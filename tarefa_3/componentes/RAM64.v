==> flow/design.v <==
module ram64(input [5:0] address, input [15:0] data_in, input write_enable, input clk, output [15:0] data_out);
    reg [15:0] memory [0:63];
    always @(posedge clk) begin
        if (write_enable)
            memory[address] <= data_in;
    end
    assign data_out = memory[address];
endmodule
Reports on ram64 --
Tool output for the design above, in the order of the flow. Line numbers count from 1 in the design file above. Cell names lack the library's common part. Not given: n/a
Set-up: design top ram64, clock clk, standard-cell library sky130hd, library corner tt_025C_1v80

Word-level counts --
Source: Yosys, flattened and elaborated, memories not mapped. Widths are those after wreduce; folded enables and synchronous resets count as part of the registers. Registers that Yosys merges into a memory's read port (data or address) are not register bits. Print and check cells do not count. Equal cells are merged and count once. Memory sizes are those after Yosys's memory passes, which may raise the word count (mostly to a power of two), join words into wider ones and drop unused or constant bits.
Cells by class: mux-type cells 3
Operator list (number):
- two-way mux 16 bit | 1
- two-way mux 6 bit | 1
- two-way mux 1 bit | 1
Word-level totals: memories 1, memory bits (writable) 1024, output and inout bits 16, register bits 0, elaborated cells 4, bits of input ports 24
Memory list:
- memory | depth 64, width 16, read ports 1, write ports 1, line 2 | reg [15:0] memory [0:63];

Logic depth --
Yosys ltp: most cells in a row. Word level: on the elaborated netlist, between registers, memories and ports. Mapped: between sequential cells and ports; inverters and the memories' decode and read muxes count.
Logic depth: depth after elaboration 1, ABC_AREA 0, gate-level depth with buffers 11, depth with buffers taken out 6

Netlist --
The flow's flattened synthesis, as Yosys stat reports it; memories are mapped. The netlist is that of the ABC_AREA named above (0 if unset); the other value can give another one. Totals and module areas in this step are rounded.
Synthesis totals: synthesis area 39160 um^2, standard cells after synthesis 2248, flip-flop cells 1024, buffers 162, sequential part of the area 30750 um^2
Cell types:
- edfxtp_1 | number 1024, total area 3.07E+04 um^2
- mux2i_1 | number 154, total area 1.54E+03 um^2
- a22oi_1 | number 196, total area 1.47E+03 um^2
- a221oi_1 | number 106, total area 928.39 um^2
- nor2_1 | number 159, total area 596.822 um^2
- a21oi_1 | number 74, total area 370.355 um^2
- o22ai_1 | number 58, total area 362.848 um^2
- buf_2 | number 62, total area 310.298 um^2
- o22a_1 | number 27, total area 236.477 um^2
- clkbuf_1 | number 62, total area 232.723 um^2
- mux2_2 | number 17, total area 191.434 um^2
- a22o_1 | number 21, total area 183.926 um^2
- a211oi_1 | number 20, total area 150.144 um^2
- nand2_1 | number 40, total area 150.144 um^2
- o21ai_0 | number 29, total area 145.139 um^2
- a31oi_1 | number 23, total area 143.888 um^2
- mux4_2 | number 6, total area 135.13 um^2
- o221ai_1 | number 14, total area 122.618 um^2
Other cell types: 36; their cells: 156.

Worst setup path after synthesis --
Source: OpenSTA report_checks on the synthesized netlist (no wires, ideal clock, input and output delay 20% of the period each), path of least setup slack; recovery checks are left aside. Register names are those of the netlist, which keeps one name where synthesis merged equal registers.
Timing path post-synthesis: path kind input -> output, from input port address[2], to output port data_out[14], launch time at the first pin 0.780 ns, path buffers 1, slack 0.698 ns, input delay 0.780 ns, driving pins on the path 6, arrival 2.422 ns, external output delay 0.780 ns, clock period 3.9 ns, delay of the path 1.642 ns, data required time 3.120 ns, synthesis period reached 3.202 ns
"delay of the path" is the arrival time less input delay plus setup time. At an output port there is no setup time. "driving pins on the path": output pins that drive a net of the path, with the launching flip-flop's if there is one; two outputs of one cell count as two. "synthesis period reached" is the clock period less the worst setup slack; recovery checks do not enter. This is arithmetic on one report: input and output delays are still those of the set period (20% each). Between the ends stands the longest chain of elaborated cells between them, by number of cells; it is not shown to be the way that was timed. Of several equally long chains one is given. Each line given opens the expression or statement behind the cell; cells for indexed reads and writes are added by Yosys, which also makes memories of some case tables. The chain passes a memory read, where the word-level depth is cut; so it can be longer than that depth.
On the way, post-synthesis: cell sequence buf_6 mux2_1 a221o_1 a222oi_1 o22ai_1 or4b_1, cells in the longest elaborated chain 1, elaborated cells on any way between the ends 1, source lines of those cells 1, classes of those cells 1 x memory
RTL lines, path post-synthesis:
- start: declaration | line 1 | module ram64(input [5:0] address, input [15:0] data_in, input write_enable, input clk, output [15:0] data_out) ...
- memory read (64 x 16 bit) | line 2 | reg [15:0] memory [0:63];
- end: declaration | line 1

Timing after layout --
Path of least setup slack in the final report of entry A (OpenROAD, finished layout, wires in). Where an end is a register, its clock arrival counts in the times.
Timing path after layout: path kind register -> output, from memory memory[31][14], to output port data_out[14], launch time at the first pin 0.71 ns, arrival 2.95 ns, path buffers 1, clock period 2.23 ns, slack -1.16 ns, external output delay 0.45 ns, driving pins on the path 6, data required time 1.78 ns
Between the ends stands the longest chain of elaborated cells between them, by number of cells; it is not shown to be the way that was timed. Of several equally long chains one is given. The chain passes a memory read, where the word-level depth is cut; so it can be longer than that depth.
On the way, after layout: cell sequence edfxtp_1 mux4_2 mux2i_4 o211ai_1 or4b_4 buf_6, cells in the longest elaborated chain 1, elaborated cells on any way between the ends 1, source lines of those cells 1, classes of those cells 1 x memory
RTL lines, path after layout:
- start: declaration | line 2 | reg [15:0] memory [0:63];
- memory read (64 x 16 bit) | line 2
- end: declaration | line 1 | module ram64(input [5:0] address, input [15:0] data_in, input write_enable, input clk, output [15:0] data_out) ...

Ticket comment

2 stored runs of ram64 in the flow (synthesis by Yosys, layout by OpenROAD, sky130hd cells), in arbitrary order. Constraints: input delay and output delay 20% of the set period each, output load 0.01 pF.
"achieved clock period" is the run's clock period less its worst setup slack. It is reckoned from that one timing run; input and output delays stay at 20% of the period that was set.
By "power" is meant OpenSTA's value without simulated activity: inputs other than the clock are taken to toggle once in ten clock periods, and the tool carries that through the logic.
Results are given in rounded form.
[entry A] settings: period_ns=2.23, CORE_UTILIZATION=30, SETUP_SLACK_MARGIN=-0.11, PLACE_DENSITY=0.39, CORE_MARGIN=10, TNS_END_PERCENT=45, ABC_AREA=0, GPL_TIMING_DRIVEN=1, CAP_MARGIN=25, SLEW_MARGIN=20
[entry A] result: chip area after synthesis (Yosys) 39160 um^2, die area 145400 um^2, utilization 39.8 %, worst setup slack after layout -1.162 ns, total negative slack -14.93 ns, power 43.43 mW, achieved clock period 3.392 ns
[entry B] settings: period_ns=5.1, CORE_UTILIZATION=34, PLACE_DENSITY_LB_ADDON=0.09, CORE_MARGIN=6, CELL_PAD_IN_SITES_GLOBAL_PLACEMENT=3, TNS_END_PERCENT=65, GPL_ROUTABILITY_DRIVEN=1, CTS_CLUSTER_SIZE=48, CTS_CLUSTER_DIAMETER=50, MAX_ROUTING_LAYER=met4, CAP_MARGIN=20, SLEW_MARGIN=20
[entry B] result: chip area after synthesis (Yosys) 39160 um^2, die area 123500 um^2, utilization 41.7 %, worst setup slack after layout -0.034 ns, total negative slack -0.034 ns, power 19.17 mW, achieved clock period 5.134 ns
